==> flow/design.v <==
module register_file(
        clk,
        rst,
        gpio_in,
        gpio_out,
        error_count_r,
        error_count_i,
        bit_count_r,
        bit_count_i,
        mem_full,
        mem_data,
        reset_reg,
        enable_reg,
        phase_reg,
        run_log_reg,
        read_enable_reg,
        read_address_reg
    );
    parameter GPIO_LEN = 32;
    parameter OPCODE_LEN = 8;
    parameter OP_TYPE_LEN = 2;
    localparam DATA_LEN = GPIO_LEN-OPCODE_LEN-1;
    localparam ENABLE_LEN = 3;
    localparam PHASE_LEN = 2;
    localparam LOG_COUNT_LEN = 64;
    localparam MEM_ADDRESS_LEN = 15;
    localparam MEM_DATA_LEN = 32;
    localparam REG_OP_TYPE = 'b00;
    localparam COUNT_LOG_OP_TYPE = 'b10;
    localparam MEM_LOG_OP_TYPE = 'b11;
    localparam RESET_CODE  = 'h0;
    localparam ENABLE_CODE = 'h1;
    localparam PHASE_CODE  = 'h2;
    localparam BIT_COUNT_RE_HIGH_CODE   = 'h00;
    localparam BIT_COUNT_RE_LOW_CODE    = 'h01;
    localparam BIT_COUNT_IM_HIGH_CODE   = 'h02;
    localparam BIT_COUNT_IM_LOW_CODE    = 'h03;
    localparam ERROR_COUNT_RE_HIGH_CODE = 'h04;
    localparam ERROR_COUNT_RE_LOW_CODE  = 'h05;
    localparam ERROR_COUNT_IM_HIGH_CODE = 'h06;
    localparam ERROR_COUNT_IM_LOW_CODE  = 'h07;
    localparam LATCH_COUNTS_CODE        = 'h08;
    localparam RUN_CODE              = 'h0;
    localparam READ_ENABLE_CODE      = 'h1;
    localparam READ_ADDRESS_CODE     = 'h2;
    localparam READ_DATA_CODE        = 'h3;
    localparam MEM_DONE_CODE         = 'h4;
    input wire clk;
    input wire rst;
    input wire  [GPIO_LEN - 1 : 0] gpio_in;
    output reg  [GPIO_LEN - 1 : 0] gpio_out;
    input wire [LOG_COUNT_LEN - 1 : 0] error_count_r;
    input wire [LOG_COUNT_LEN - 1 : 0] error_count_i;
    input wire [LOG_COUNT_LEN - 1 : 0] bit_count_r;
    input wire [LOG_COUNT_LEN - 1 : 0] bit_count_i;
    input wire                         mem_full;
    input wire [MEM_DATA_LEN - 1 : 0]  mem_data;
    output reg                            reset_reg;
    output reg [ENABLE_LEN - 1 : 0]       enable_reg;  
    output reg [PHASE_LEN - 1 : 0]        phase_reg;
    output reg                            run_log_reg;
    output reg                            read_enable_reg;
    output reg [MEM_ADDRESS_LEN - 1 : 0]  read_address_reg;
    reg [LOG_COUNT_LEN - 1 : 0] error_count_r_reg;
    reg [LOG_COUNT_LEN - 1 : 0] error_count_i_reg;
    reg [LOG_COUNT_LEN - 1 : 0] bit_count_r_reg;
    reg [LOG_COUNT_LEN - 1 : 0] bit_count_i_reg;
    wire [OPCODE_LEN - 1 : 0]               opcode  = gpio_in[GPIO_LEN - 1 -: OPCODE_LEN];
    wire                                    enable  = gpio_in[GPIO_LEN - 1 - OPCODE_LEN];
    wire [DATA_LEN - 1 : 0]                 data    = gpio_in[DATA_LEN - 1 : 0];
    wire [OP_TYPE_LEN - 1 : 0]              op_type = opcode[OPCODE_LEN - 1 -: OP_TYPE_LEN];
    wire [OPCODE_LEN - OP_TYPE_LEN - 1 : 0] code    = opcode[OPCODE_LEN - OP_TYPE_LEN - 1 : 0];
    always@(posedge clk or negedge rst)
    begin
        if (!rst) begin
            reset_reg <= 0;
            enable_reg <= {ENABLE_LEN{1'b0}};
            phase_reg <= 0;
            run_log_reg <= 0;
            read_enable_reg <= 0;
            read_address_reg <= 0;
            gpio_out <= 1;
            bit_count_r_reg <= 0;
            bit_count_i_reg <= 0;
            error_count_r_reg <= 0;
            error_count_i_reg <= 0;
        end
        else begin
            if (enable) begin
                case (op_type)
                    REG_OP_TYPE: begin
                        case (code)
                            RESET_CODE: reset_reg <= data[0];
                            ENABLE_CODE: enable_reg <= data[ENABLE_LEN -1 : 0];
                            PHASE_CODE: phase_reg <= data[PHASE_LEN - 1: 0];
                        endcase
                    end
                    COUNT_LOG_OP_TYPE: begin
                        case (code)
                            BIT_COUNT_RE_HIGH_CODE   : gpio_out <= bit_count_r_reg[LOG_COUNT_LEN - 1 : LOG_COUNT_LEN/2];
                            BIT_COUNT_RE_LOW_CODE    : gpio_out <= bit_count_r_reg[LOG_COUNT_LEN/2 - 1 : 0];
                            BIT_COUNT_IM_HIGH_CODE   : gpio_out <= bit_count_i_reg[LOG_COUNT_LEN - 1 : LOG_COUNT_LEN/2];
                            BIT_COUNT_IM_LOW_CODE    : gpio_out <= bit_count_i_reg[LOG_COUNT_LEN/2 - 1 : 0];
                            ERROR_COUNT_RE_HIGH_CODE : gpio_out <= error_count_r_reg[LOG_COUNT_LEN - 1 : LOG_COUNT_LEN/2];
                            ERROR_COUNT_RE_LOW_CODE  : gpio_out <= error_count_r_reg[LOG_COUNT_LEN/2 - 1 : 0];
                            ERROR_COUNT_IM_HIGH_CODE : gpio_out <= error_count_i_reg[LOG_COUNT_LEN - 1 : LOG_COUNT_LEN/2];
                            ERROR_COUNT_IM_LOW_CODE  : gpio_out <= error_count_i_reg[LOG_COUNT_LEN/2 - 1 : 0];
                            LATCH_COUNTS_CODE: begin
                                bit_count_r_reg <= bit_count_r;
                                bit_count_i_reg <= bit_count_i;
                                error_count_r_reg <= error_count_r;
                                error_count_i_reg <= error_count_i;
                            end
                        endcase
                    end
                    MEM_LOG_OP_TYPE: begin
                        case (code)
                            RUN_CODE          : run_log_reg <= data[0];
                            READ_ENABLE_CODE  : read_enable_reg <= data[0];
                            READ_ADDRESS_CODE : read_address_reg <= data[MEM_ADDRESS_LEN - 1 : 0];
                            READ_DATA_CODE    : gpio_out <= mem_data;
                            MEM_DONE_CODE     : gpio_out <= {{GPIO_LEN-1{1'b0}},mem_full};
                        endcase
                    end
                endcase
            end
        end
    end
endmodule
# Tool chain data of register_file
# The steps from the RTL of register_file to its reports follow in flow order.
# Lines are those of the file above, counted from 1.
# Not given: n/a
# setup
top,register_file
clk_port,clk
lib,sky130hd
lib_corner,tt_025C_1v80

# Word-level counts
# Counts by Yosys on the flattened word-level netlist (proc, flatten, opt, wreduce; memories kept). Register bits leave out memories and registers merged into their read ports (data or address). Print and check cells are left out. Cells with the same type and inputs are merged into one.
# classes
equal,12
muxes,3
n_reduce_logical,11
# op_table
operator,n
32-bit parallel mux with 8-bit select,1
32-bit parallel mux with 2-bit select,2
6-bit by 3-bit equality test with 1-bit output with constant B,4
3-bit AND reduction,7
6-bit by 2-bit equality test with 1-bit output with constant B,2
9-bit != test with constant B,1
6-bit by 1-bit equality test with 1-bit output with constant B,1
6-bit by 4-bit equality test with 1-bit output with constant B,1
6-bit zero test,1
2-bit equality test with constant B,2
4-bit AND reduction,1
3-bit by 1-bit != test with 1-bit output with constant B,1
2-bit zero test,1
2-bit nonzero test,1
# bits
reg_bits,311
inputBits,323
output_inout_bits,55
wordCells,37

# Depth
# Yosys ltp: most cells in a row. Word level: on the elaborated netlist, between registers, memories and ports. Mapped: between sequential cells and ports; inverters and the memories' decode and read muxes count.
# depth
depth_word,3
ABC_AREA,0
depth_mapped,8
depth_no_buf,5

# Netlist
# Source: synth_stat.txt of the flow (Yosys; design flattened, memories mapped). It holds for the ABC_AREA given above (unset counts as 0); a run with the other value may have another netlist.
# Totals and module areas in this step are rounded.
# by_type
cell,n,area_total_um2
sky130_fd_sc_hd__dfrtp_1,310,7757.44
sky130_fd_sc_hd__nand2_1,711,2668.81
sky130_fd_sc_hd__a21oi_1,123,615.59
sky130_fd_sc_hd__mux2_2,47,529.258
sky130_fd_sc_hd__o221a_2,30,337.824
sky130_fd_sc_hd__o21ai_0,65,325.312
sky130_fd_sc_hd__a221oi_1,32,280.269
sky130_fd_sc_hd__a22oi_1,30,225.216
sky130_fd_sc_hd__buf_2,43,215.206
sky130_fd_sc_hd__clkbuf_1,56,210.202
sky130_fd_sc_hd__o21ai_1,30,150.144
sky130_fd_sc_hd__inv_1,33,123.869
sky130_fd_sc_hd__mux2_1,7,78.826
sky130_fd_sc_hd__buf_6,5,56.304
sky130_fd_sc_hd__nor3_2,3,30.029
sky130_fd_sc_hd__dfstp_2,1,26.275
sky130_fd_sc_hd__nor3b_2,2,25.024
sky130_fd_sc_hd__nor4b_4,1,23.773
# Not listed: further types 25, cells in them 39.
# synth_totals
mapped_cells,1568
yosys_area_um2,13940
seq_area_um2,7784
ffs,311
buf_cells,112

# Path before layout
# Source: OpenSTA report_checks on the synthesized netlist (no wires, ideal clock, input and output delay 20% of the period each), path of least setup slack; recovery checks are left aside. Register names are those of the netlist, which keeps one name where synthesis merged equal registers.
# synth_path
path_type,input -> register
startpoint,input gpio_in[24]
endpoint,register read_address_reg[4]
clock_period_ps,1870
in_delay_ps,374
setup_ps,125
t_first_pin_ps,374
arrival_time_ps,1666
required_ps,1745
path_slack_ps,79
delay_ps,1417
path_stages,7
n_path_buf,2
synth_period_reached_ps,1791
# "delay_ps" = arrival - input delay + setup time.
# "path_stages": output pins that drive a net of the path, with the launching flip-flop's if there is one; two outputs of one cell count as two.
# "synth_period_reached_ps" = period - worst setup slack (recovery checks aside). The figure is calculated, with input and output delays left at 20% of the set period.
# Between the ends stands the longest chain of elaborated cells between them, by number of cells; it is not shown to be the way that was timed. Of several equally long chains one is given.
# Each line given opens the expression or statement behind the cell; cells for indexed reads and writes are added by Yosys, which also makes memories of some case tables.
# synth_between
path_cell_list,sky130_fd_sc_hd__buf_2 sky130_fd_sc_hd__and2b_1 sky130_fd_sc_hd__and2_1 sky130_fd_sc_hd__inv_1 sky130_fd_sc_hd__nor2_2 sky130_fd_sc_hd__buf_4 sky130_fd_sc_hd__mux2_2
elab_chain_cells,2
cells_between,2
classes_between,eq/ne: 1; reduce/logical: 1
# synth_rtl
item,line_no,rtl
start: declaration,50,input wire  [GPIO_LEN - 1 : 0] gpio_in;
6-bit by 2-bit equality test with 1-bit output,117,case (code)
3-bit AND reduction,n/a,
end: assignment,81,read_address_reg <= 0;
end: assignment,120,READ_ADDRESS_CODE : read_address_reg <= data[MEM_ADDRESS_LEN - 1 : 0];
end: declaration,63,output reg [MEM_ADDRESS_LEN - 1 : 0]  read_address_reg;

# module register_file, platform sky130hd, 2 stored runs of the flow under differing settings, order arbitrary. Input and output delays are each 20% of the period that was set; the output load is 0.01 pF.
# Among the settings, . means not set for that run.
item,entry A,entry B
period_ns,2.41,1.84
CORE_UTILIZATION,68,66
SETUP_SLACK_MARGIN,-0.18,.
PLACE_DENSITY_LB_ADDON,0.05,.
CELL_PAD_IN_SITES_GLOBAL_PLACEMENT,0,.
ABC_AREA,0,.
CTS_CLUSTER_SIZE,60,.
CAP_MARGIN,15,20
CORE_MARGIN,2,2
SLEW_MARGIN,20,20
# Entry A: no final report: routing broke off with ODB-0269
# Entry B: no final report: routing broke off with GRT-0232
