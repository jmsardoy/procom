==> flow/design.v <==
`timescale 1ns / 1ps
module leds_srfs( 
                 o_led  ,
                 o_led_r,
                 o_led_g,
                 o_led_b,
                 i_sw   ,
                 i_btn  ,
                 ck_rst ,
                 CLK100MHZ
                );
    parameter N_LEDS = 4;
    parameter NB_SEL = 2;
    parameter NB_SW  = 4;
    parameter NB_BTN  = 4;
    localparam NB_COUNTER = 32;
    localparam COLOR_SEL0 = 3'b001;
    localparam COLOR_SEL1 = 3'b010;
    localparam COLOR_SEL2 = 3'b100;
    localparam SEL_R0 = 2'h0;
    localparam SEL_R1 = 2'h1;
    localparam SEL_R2 = 2'h2;
    localparam SEL_R3 = 2'h3;
    localparam R0 = 2 ** (32 - 10);
    localparam R1 = 2 ** (32 - 9);
    localparam R2 = 2 ** (32 - 8);
    localparam R3 = 2 ** (32 - 7);
    output [N_LEDS - 1 : 0] o_led;
    output [N_LEDS - 1 : 0] o_led_r;
    output [N_LEDS - 1 : 0] o_led_g;
    output [N_LEDS - 1 : 0] o_led_b;
    input [NB_SW   - 1 : 0] i_sw;
    input [NB_BTN  - 1 : 0] i_btn;
    input                   CLK100MHZ;
    input                   ck_rst;
    wire                    reset;
    wire [N_LEDS*3 - 1 : 0] ledsRGB;
    wire [NB_COUNTER-1 : 0] compare_value;
    wire                    compare_signal;
    reg  [N_LEDS   - 1 : 0] load_led;
    reg  [NB_COUNTER-1 : 0] counter;
    reg  [N_LEDS - 1   : 0] shift_reg;
    reg  [N_LEDS - 1   : 0] flash;
    reg  [N_LEDS - 1   : 0] o_srfs;
    reg                     srfs_flag;
    reg  [2            : 0] color_sel;
    reg  [NB_BTN  - 1  : 0] btn_prev_state;
    assign reset     =  ~ck_rst;
    assign compare_value = (i_sw[2:1] == SEL_R0) ? R0 :
                           (i_sw[2:1] == SEL_R1) ? R1 :
                           (i_sw[2:1] == SEL_R2) ? R2 :
                                                   R3 ;                           
    assign compare_signal = (counter == compare_value) ? 1'b1 : 1'b0;
    always@(posedge CLK100MHZ or posedge reset) begin
        if(reset) begin
            counter <= 0;
        end
        else if (i_sw[0]) begin
            counter <= counter + 1;
            if (counter >= compare_value) begin
                counter <= 0;
            end
        end
        else begin
            counter <= counter;
        end
    end
    always@(posedge CLK100MHZ or posedge reset) begin
        if(reset) begin
            shift_reg <= {{(N_LEDS-1){1'b0}}, 1'b1};
        end
        else if(compare_signal) begin
            if(i_sw[3])
                shift_reg <= {shift_reg[N_LEDS-2:0], shift_reg[N_LEDS-1]};
            else
                shift_reg <= {shift_reg[0], shift_reg[N_LEDS-1:1]};
        end
        else begin
            shift_reg <= shift_reg;
        end
    end
    always@(posedge CLK100MHZ or posedge reset) begin
        if(reset)
            flash <= {N_LEDS{1'b1}};
        else if(compare_signal)
            flash <= ~flash;
        else
            flash <= flash;
    end
    always@(posedge CLK100MHZ or posedge reset) begin
        if (reset) begin
            srfs_flag <= 1'b0;
            color_sel <= 3'b001;
            btn_prev_state <= 4'b0;
            o_srfs <= 4'b0000;
        end
        else begin
            if(i_btn[0] && !btn_prev_state[0]) begin
                srfs_flag <= ~srfs_flag;
            end
            else begin
                case(i_btn[3:1] & ~btn_prev_state[3:1])
                    3'b100: color_sel <= 3'b100;
                    3'b010: color_sel <= 3'b010;
                    3'b001: color_sel <= 3'b001;
                    default: color_sel <= color_sel;
                endcase
            end
            o_srfs <= (srfs_flag) ? (flash) : (shift_reg);
            btn_prev_state <= i_btn;
        end
    end
    assign o_led[0] = srfs_flag;
    assign o_led[3:1] = color_sel;
    assign ledsRGB   = (color_sel == COLOR_SEL0) ? {o_srfs,{N_LEDS{1'b0}},{N_LEDS{1'b0}}}:
                       (color_sel == COLOR_SEL1) ? {{N_LEDS{1'b0}},o_srfs,{N_LEDS{1'b0}}}:
                                                   {{N_LEDS{1'b0}},{N_LEDS{1'b0}},o_srfs};
    assign o_led_r = ledsRGB[N_LEDS  -1 -: N_LEDS];
    assign o_led_g = ledsRGB[N_LEDS*2-1 -: N_LEDS];
    assign o_led_b = ledsRGB[N_LEDS*3-1 -: N_LEDS];
endmodule
== Step by step through the tools: leds_srfs ==
What the tools print for leds_srfs, step after step.
Line numbers count from 1 in the design file above.
Cell names lack the library's common part.
A cell with n/a has no value.

* Design top: leds_srfs
* Clock port: CLK100MHZ
* Library: sky130hd
* Timing corner: tt_025C_1v80

== After elaboration ==
Source: Yosys, flattened and elaborated, memories not mapped. Widths are those after wreduce. Registers that Yosys merges into a memory's read port (data or address) are not register bits. Print and check cells do not count. Equal cells are merged and count once.

* Reductions and logical operators: 5
* $add $sub $neg: 1
* $lt $le $gt $ge: 1
* Equality and inequality tests: 8
* Bitwise gates (word level): 5
* Muxes and demuxes: 10

{| class="wikitable"
|+ Operators with widths
! cell !! count
|-
| 2-to-1 mux 26 bit || 3
|-
| adder 32 x 1 -> 32 bit (second input constant) || 1
|-
| >= comparator 32 x 26 -> 1 bit || 1
|-
| equality test 32 x 26 -> 1 bit || 1
|-
| 2-to-1 mux 32 bit || 1
|-
| 2-to-1 mux 12 bit || 1
|-
| parallel mux 3 bit (select 3 bit) || 1
|-
| 2-to-1 mux 8 bit || 1
|-
| 2-to-1 mux 4 bit || 2
|-
| equality test 3 x 1 -> 1 bit (second input constant) || 2
|-
| equality test 3 x 2 -> 1 bit (second input constant) || 2
|-
| inverter 4 bit || 1
|-
| equality test 3 bit (second input constant) || 1
|-
| bitwise AND 3 bit || 1
|-
| inverter 3 bit || 1
|-
| nonzero test 3 bit || 1
|-
| inverter 1 bit || 2
|-
| equality test 2 x 1 -> 1 bit (second input constant) || 1
|-
| equality test 2 bit (second input constant) || 1
|-
| logical NOT 2 bit || 1
|-
| AND reduction 2 bit || 1
|-
| logical AND 1 bit || 1
|-
| logical NOT 1 bit || 1
|-
| 2-to-1 mux 1 bit || 1
|}

* Flip-flop bits (word level): 52
* Cells after elaboration: 37
* Output and inout bits: 16
* Bits of input ports: 10

== Logic depth ==
Yosys ltp: most cells in a row. Word level: on the elaborated netlist, between registers, memories and ports. Mapped: between sequential cells and ports; inverters and the memories' decode and read muxes count.

* Depth after elaboration: 6
* ABC_AREA: 0
* Depth in mapped cells: 8
* Mapped depth without buffers: 7

== After synthesis ==
Yosys stat after the flow's synthesis: flattened, memories mapped to cells. It holds for the ABC_AREA given above (unset counts as 0); a run with the other value may have another netlist.

* Buffers: 7
* Flip-flops: 52
* Cells in the netlist: 265
* Chip area (Yosys): 2,666.3 um^2
* Area of sequential cells: 1,308.8 um^2

{| class="wikitable"
|+ Cell types
! cell !! count !! area in all (um^2)
|-
| dfrtp_1 || 46 || 1.15E+03
|-
| nor2_1 || 44 || 165.158
|-
| dfstp_2 || 6 || 157.651
|-
| mux2_2 || 12 || 135.13
|-
| xor2_1 || 15 || 131.376
|-
| xnor2_1 || 12 || 105.101
|-
| ha_1 || 6 || 75.072
|-
| nand4_1 || 10 || 62.56
|-
| nand2_1 || 16 || 60.058
|-
| nand2b_1 || 9 || 56.304
|-
| and2_1 || 8 || 50.048
|-
| nand3_1 || 9 || 45.043
|-
| o21ai_0 || 8 || 40.038
|-
| nor2b_1 || 6 || 37.536
|-
| a31oi_1 || 5 || 31.28
|-
| and3_1 || 5 || 31.28
|-
| a21oi_1 || 6 || 30.029
|-
| nor3_1 || 6 || 30.029
|}

Not listed: further types 22, cells in them 36.

== Worst setup path after synthesis ==
OpenSTA on the mapped netlist: ideal clock, no wires. The path of least setup slack (recovery checks aside). Input and output delay are each 20% of the period. Register names are those of the netlist, which keeps one name where synthesis merged equal registers.

* Path kind: input-to-reg
* Start point: in i_sw[1]
* End point: reg shift_reg[1]
* Path slack: 196 ps
* Launch time at the first pin: 462 ps
* Delay of the path: 1,652 ps
* Arrival time: 1,989 ps
* Required time: 2,185 ps
* Driving pins on the path: 7
* Buffers on the path: 0
* Clock period: 2,310 ps
* Library setup time: 125 ps
* External input delay: 462 ps
* Period reached after synthesis: 2,114 ps

"delay of the path" is the arrival time less input delay plus setup time.
"driving pins on the path": output pins that drive a net of the path, with the launching flip-flop's if there is one; two outputs of one cell count as two.
"period reached after synthesis" = period - worst setup slack (recovery checks aside). The figure is calculated, with input and output delays left at 20% of the set period.
The rows between start and end are the longest chain of elaborated cells between them; the timing report does not say that the signal goes this way. Where chains are equally long, one stands for them.
A line is the first line of the expression or statement that the cell stems from. Yosys adds cells for indexed reads and writes and turns some case tables into memories.
A register here has more assigning lines than the two given.

* Cells stage by stage: nand2b_1 > ha_1 > nand4_1 > nor3_1 > nand4_2 > nor2_4 > mux2_2
* Cells in the longest elaborated chain: 6
* Elaborated cells on any way between the ends: 8
* RTL lines with such cells: 4
* Those cells by class: eq/ne: 3; mux: 4; reduce/logical: 1

{| class="wikitable"
|+ Ends and longest elaborated chain, post-synthesis
! what !! RTL line !! source
|-
| from (decl) || 32 || <nowiki>input [NB_SW   - 1 : 0] i_sw;</nowiki>
|-
| equality test 2 bit || 51 || <nowiki>(i_sw[2:1] == SEL_R2) ? R2 :</nowiki>
|-
| 2-to-1 mux 26 bit || 51 ||
|-
| 2-to-1 mux 26 bit || 50 || <nowiki>(i_sw[2:1] == SEL_R1) ? R1 :</nowiki>
|-
| 2-to-1 mux 26 bit || 49 || <nowiki>assign compare_value = (i_sw[2:1] == SEL_R0) ? R0 :</nowiki>
|-
| equality test 32 x 26 -> 1 bit || 53 || <nowiki>assign compare_signal = (counter == compare_value) ? 1'b1 : 1'b0;</nowiki>
|-
| 2-to-1 mux 1 bit || 53 ||
|-
| to (assign) || 70 || <nowiki>shift_reg <= {{(N_LEDS-1){1'b0}}, 1'b1};</nowiki>
|-
| to (assign) || 74 || <nowiki>shift_reg <= {shift_reg[N_LEDS-2:0], shift_reg[N_LEDS-1]};</nowiki>
|-
| to (decl) || 42 || <nowiki>reg  [N_LEDS - 1   : 0] shift_reg;</nowiki>
|}

== Worst path after layout ==
Path of least setup slack in the final report of job 1 (OpenROAD, finished layout, wires in). Where an end is a register, its clock arrival counts in the times.
The report prints the path's times to 10 ps; the period is as set.

* Path kind: reg-to-reg
* Start point: reg counter[12]
* End point: reg shift_reg[3]
* Driving pins on the path: 6
* Required time: 1,820 ps
* Launch time at the first pin: 300 ps
* Library setup time: 100 ps
* Path slack: -440 ps
* Arrival time: 2,260 ps
* Clock period: 1,620 ps
* Buffers on the path: 0

The rows between start and end are the longest chain of elaborated cells between them; the timing report does not say that the signal goes this way. Where chains are equally long, one stands for them.
A register here has more assigning lines than the two given.

* Cells stage by stage: dfrtp_1 > or4_4 > nor3_4 > nand4_4 > nor2_4 > mux2_4
* Cells in the longest elaborated chain: 2
* Elaborated cells on any way between the ends: 2
* RTL lines with such cells: 1
* Those cells by class: eq/ne: 1; mux: 1

{| class="wikitable"
|+ Ends and longest elaborated chain, post-layout
! what !! RTL line !! source
|-
| from (decl) || 41 || <nowiki>reg  [NB_COUNTER-1 : 0] counter;</nowiki>
|-
| from (assign) || 59 || <nowiki>counter <= counter + 1;</nowiki>
|-
| from (assign) || 65 || <nowiki>counter <= counter;</nowiki>
|-
| equality test 32 x 26 -> 1 bit || 53 || <nowiki>assign compare_signal = (counter == compare_value) ? 1'b1 : 1'b0;</nowiki>
|-
| 2-to-1 mux 1 bit || 53 ||
|-
| to (assign) || 70 || <nowiki>shift_reg <= {{(N_LEDS-1){1'b0}}, 1'b1};</nowiki>
|-
| to (assign) || 74 || <nowiki>shift_reg <= {shift_reg[N_LEDS-2:0], shift_reg[N_LEDS-1]};</nowiki>
|-
| to (decl) || 42 || <nowiki>reg  [N_LEDS - 1   : 0] shift_reg;</nowiki>
|}

Flow measurements of leds_srfs on sky130hd: 2 stored runs with different settings, listed in no order. Input and output delays are each 20% of the period that was set; the output load is 0.01 pF.
"clock period reached" means the clock period less the worst setup slack. The figure is calculated, with input and output delays left at 20% of the set period.
"allowed time less slack (worst setup path)" = time allowed to the worst setup path (clock period - input delay - output delay, where it has them) - its slack; a late launch clock adds to it, a late capture clock takes from it.
"total power after layout": no workload was simulated; the value follows from the tool's default switching activity.
"allowed time less slack (worst setup path)" is known to 10 ps.

=== Job 1 ===
{| class="wikitable"
! Setting !! Value
|-
| period_ns || 1.62
|-
| CORE_UTILIZATION || 40
|-
| SETUP_SLACK_MARGIN || 0.48
|-
| PLACE_DENSITY_LB_ADDON || 0.08
|-
| CELL_PAD_IN_SITES_GLOBAL_PLACEMENT || 3
|-
| CELL_PAD_IN_SITES_DETAIL_PLACEMENT || 0
|-
| GPL_TIMING_DRIVEN || 0
|-
| CAP_MARGIN || 20
|-
| MIN_ROUTING_LAYER || met2
|-
| CORE_MARGIN || 2
|-
| SLEW_MARGIN || 20
|-
! Result !! Value
|-
| Full die area || 7,335.1 um^2
|-
| Worst setup slack after layout || -439 ps
|-
| Post-layout utilization || 60.9%
|-
| Cell area after synthesis || 2,666.3 um^2
|-
| Clock period reached || 2,059 ps
|-
| Standard-cell area of the final layout || 3,890.0 um^2
|-
| Total power after layout || 3,981 µW
|-
| Allowed time less slack (worst setup path) || 2,060 ps
|-
| Worst setup path kind || reg-to-reg
|-
| Setup TNS || -16,607 ps
|}

=== Job 2 ===
{| class="wikitable"
! Setting !! Value
|-
| period_ns || 2.01
|-
| CORE_UTILIZATION || 63
|-
| SETUP_SLACK_MARGIN || 0.17
|-
| PLACE_DENSITY_LB_ADDON || 0.02
|-
| CORE_MARGIN || 5
|-
| CELL_PAD_IN_SITES_GLOBAL_PLACEMENT || 3
|-
| CELL_PAD_IN_SITES_DETAIL_PLACEMENT || 1
|-
| GPL_ROUTABILITY_DRIVEN || 1
|-
| CAP_MARGIN || 25
|-
| MIN_ROUTING_LAYER || met1
|-
| SLEW_MARGIN || 20
|}
Unfinished; error FLW-0024 in placement.
